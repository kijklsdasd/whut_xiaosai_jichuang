==> flow/design.v <==
module AHBlite_GPIO(
    input  wire          HCLK,    
    input  wire          HRESETn, 
    input  wire          HSEL,    
    input  wire   [31:0] HADDR,   
    input  wire    [1:0] HTRANS,  
    input  wire    [2:0] HSIZE,   
    input  wire    [3:0] HPROT,   
    input  wire          HWRITE,  
    input  wire   [31:0] HWDATA,  
    input  wire          HREADY,  
    output wire          HREADYOUT, 
    output wire   [31:0] HRDATA,  
    output wire          HRESP,
    output wire         outEn,
    output wire    [3:0]oData,
    input  wire    [3:0]iData  
);
assign HRESP = 1'b0;
assign HREADYOUT = 1'b1;
wire write_en;
assign write_en = HSEL & HTRANS[1] & HWRITE & HREADY;
wire read_en;
assign read_en=HSEL&HTRANS[1]&(~HWRITE)&HREADY;
reg [7:0] addr_reg;
always@(posedge HCLK or negedge HRESETn) begin
  if(~HRESETn) addr_reg <= 8'h0;
  else if(read_en || write_en) addr_reg <= HADDR[7:0];
end
reg rd_en_reg;
always@(posedge HCLK or negedge HRESETn) begin
  if(~HRESETn) rd_en_reg <= 1'b0;
  else if(read_en) rd_en_reg <= 1'b1;
  else rd_en_reg <= 1'b0;
end
reg wr_en_reg;
always@(posedge HCLK or negedge HRESETn) begin
  if(~HRESETn) wr_en_reg <= 1'b0;
  else if(write_en) wr_en_reg <= 1'b1;
  else  wr_en_reg <= 1'b0;
end
assign HRDATA = (rd_en_reg  & (addr_reg == 8'h14)) ? {28'd0,iData} : 32'd0;
reg  [3:0]oData_reg;
reg outEn_reg;
always@(posedge HCLK or negedge HRESETn) begin
    if(~HRESETn) begin
        oData_reg <= 3'd0;
        outEn_reg <= 1'd0;
    end
    else if(wr_en_reg & addr_reg == 8'h10)  oData_reg <= {3'b0,HWDATA[0]};
    else if(wr_en_reg & addr_reg == 8'h20)  oData_reg <= {2'b0,HWDATA[0],1'b0};
    else if(wr_en_reg & addr_reg == 8'h40)  oData_reg <= {1'b0,HWDATA[0],2'b0};
    else if(wr_en_reg & addr_reg == 8'h80)  oData_reg <= {HWDATA[0],3'b0};
    else if(wr_en_reg & addr_reg == 8'h18)  outEn_reg <= HWDATA[0];
  end
assign oData = oData_reg;
assign outEn = outEn_reg;
endmodule
* Reports on AHBlite_GPIO *
Tool output for the design above, in the order of the flow.
Lines are those of the file above, counted from 1.
Operators carry their Yosys type and port widths (W data, S select, Z words).
Cell names lack the library's common part.
A cell with - has no value.

set-up
  design top = AHBlite_GPIO
  clock port = HCLK
  cell library = sky130hd
  timing corner = tt_025C_1v80

* After elaboration *
Source: Yosys, flattened and elaborated, memories not mapped. Widths are those after wreduce. Registers that Yosys merges into a memory's read port (data or address) are not register bits. Print and check cells do not count. Equal cells are merged and count once.

cells by class
  mux-type cells = 7
  bitwise logic cells = 16
  reductions and logical operators = 3
  eq/ne operators = 6

operators by type and width
  operator              number
  $eq A8 B5 Y1 const B  3
  $mux W4               5
  $and A1 B1 Y1         11
  $eq A8 B6 Y1 const B  1
  $eq A8 B7 Y1 const B  1
  $eq A8 B8 Y1 const B  1
  $not A1 Y1            5
  $reduce_and A5 Y1     1
  $reduce_bool A4 Y1    1
  $mux W1               2
  $logic_or A1 B1 Y1    1

bit counts
  register bits after elaboration = 15
  input port bits = 82
  output and inout bits = 39

* Longest topological paths *
Depth = most cells in a row (Yosys ltp): at word level without a register or memory, in the mapped netlist without a sequential cell, where the memories' decode and read muxes count.

depth
  depth in word-level cells = 6
  ABC_AREA = 0
  mapped depth = 4
  depth with buffers taken out = 4

* After synthesis *
Yosys stat after the flow's synthesis: flattened, memories mapped to cells. It holds for the ABC_AREA given above (unset counts as 0); a run with the other value may have another netlist.

cell types
  cell       number  area in all (um2)
  dfrtp_1    15      375.36
  buf_4      30      225.216
  mux2_2     8       90.086
  and2_1     5       31.28
  nor4b_4    1       23.773
  nor2_1     6       22.522
  a32o_1     2       20.019
  or2b_1     2       15.014
  inv_1      3       11.261
  mux2_1     1       11.261
  nand4bb_1  1       11.261
  mux2i_1    1       10.01
  nand3_1    2       10.01
  a311oi_1   1       8.758
  o311ai_0   1       8.758
  xor2_1     1       8.758
  a21boi_0   1       7.507
  and2_2     1       7.507

Other cell types: 11; their cells: 12.

mapped netlist
  mapped flip-flops = 15
  mapped area = 965.9 um2
  cell count = 94
  sequential area = 375.4 um2
  buffer cells = 30

* Timing after synthesis *
Path of least setup slack by OpenSTA after synthesis, without wires, with an ideal clock, recovery checks aside; 20% of the period is set as input and as output delay. Where synthesis merged equal registers, the netlist keeps one of their names.

timing path after synthesis
  path type = register to output
  start point = reg addr_reg[5]
  end point = out HRDATA[0]
  stages = 5
  external output delay = 0.470 ns
  path slack = 0.608 ns
  arrival = 1.272 ns
  time at the first pin = 0.000 ns
  clock period = 2.35 ns
  delay of the path = 1.272 ns
  synthesis period reached = 1.742 ns

"delay of the path" = arrival - input delay + setup time.
At an output port there is no setup time.
"stages" counts driving pins, that of a launching flip-flop among them; a cell with two outputs on the path counts twice.
"synthesis period reached" = period - worst setup slack (recovery checks aside). The figure is calculated, with input and output delays left at 20% of the set period.
Between the ends stands the longest chain of elaborated cells between them, by number of cells; it is not shown to be the way that was timed. Of several equally long chains one is given.
Each line given opens the expression or statement behind the cell; cells for indexed reads and writes are added by Yosys, which also makes memories of some case tables.

on the way, after synthesis
  path through = dfrtp_1 -> nor4b_4 -> nand2_2 -> nor3_1 -> and2_1
  length of the longest elaborated chain = 3
  elaborated cells on any way between the ends = 3
  those cells by class = eq/ne (1); mux (1); logic (1)

RTL lines, path after synthesis
  item             RTL line  text
  start, declared  25        reg [7:0] addr_reg;
  start, assigned  27        if(~HRESETn) addr_reg <= 8'h0;
  start, assigned  28        else if(read_en || write_en) addr_reg <= HADDR[7:0];
  $eq A8 B5 Y1     42        assign HRDATA = (rd_en_reg  & (addr_reg == 8'h14)) ? {28'd0,iData} : 32'd0;
  $and A1 B1 Y1    42
  $mux W4          42
  end, declared    13        output wire   [31:0] HRDATA,

* Path in the finished layout *
Path of least setup slack in the final report of run 1 (OpenROAD, finished layout, wires in). Where an end is a register, its clock arrival counts in the times.

timing path after layout
  path type = register to output
  start point = reg addr_reg[5]
  end point = out HRDATA[3]
  arrival = 1.54 ns
  time at the first pin = 0.25 ns
  stages = 7
  clock period = 1.76 ns
  external output delay = 0.35 ns
  path slack = -0.13 ns

Between the ends stands the longest chain of elaborated cells between them, by number of cells; it is not shown to be the way that was timed. Of several equally long chains one is given.

on the way, after layout
  path through = dfrtp_1 -> nor4b_4 -> nand2_2 -> nor3_2 -> buf_4 -> and2_1 -> buf_2
  length of the longest elaborated chain = 3
  elaborated cells on any way between the ends = 3
  those cells by class = eq/ne (1); mux (1); logic (1)

RTL lines, path after layout
  item             RTL line  text
  start, declared  25        reg [7:0] addr_reg;
  start, assigned  27        if(~HRESETn) addr_reg <= 8'h0;
  start, assigned  28        else if(read_en || write_en) addr_reg <= HADDR[7:0];
  $eq A8 B5 Y1     42        assign HRDATA = (rd_en_reg  & (addr_reg == 8'h14)) ? {28'd0,iData} : 32'd0;
  $and A1 B1 Y1    42
  $mux W4          42
  end, declared    13        output wire   [31:0] HRDATA,

Module AHBlite_GPIO, platform sky130hd: 2 stored runs of the flow (Yosys, OpenROAD) with differing settings, in no particular order. Input and output delays are each 20% of the period that was set; the output load is 0.01 pF.
"reached clock period" = clock period - worst setup slack. The figure is calculated, with input and output delays left at 20% of the set period.
"allowed time less slack (worst setup path)" means the part of the period allowed to the worst setup path (the constraints hold back 20% at inputs and 20% at outputs) less its slack; where the path has registers, the arrival times of their clocks count too.
Among the settings, -- means not set for that run.
Results: -- = not shown.

setting or result                                run 1               run 2
period_ns                                        1.76                2.4
CORE_UTILIZATION                                 18                  65
CAP_MARGIN                                       20                  0
CORE_MARGIN                                      2                   2
SLEW_MARGIN                                      20                  20
SETUP_SLACK_MARGIN                               --                  0.11
PLACE_DENSITY                                    --                  0.85
HOLD_SLACK_MARGIN                                --                  0.24
CORE_ASPECT_RATIO                                --                  0.83
CELL_PAD_IN_SITES_GLOBAL_PLACEMENT               --                  0
ABC_AREA                                         --                  1
GPL_TIMING_DRIVEN                                --                  0
CTS_CLUSTER_SIZE                                 --                  32
CTS_CLUSTER_DIAMETER                             --                  61
MAX_ROUTING_LAYER                                --                  met4
mapped cell area after synthesis (um2)           965.9               --
total die area (um2)                             5,968.3             --
standard-cell area of the final layout (um2)     1,328.8             --
utilization after layout (%)                     25.9                --
setup slack of the worst path (ns)               -0.135              --
total negative setup slack (ns)                  -0.518              --
reached clock period (ns)                        1.895               --
allowed time less slack (worst setup path) (ns)  1.54                --
worst path kind                                  register to output  --

Run 2: incomplete, clock tree synthesis halted on DPL-0033
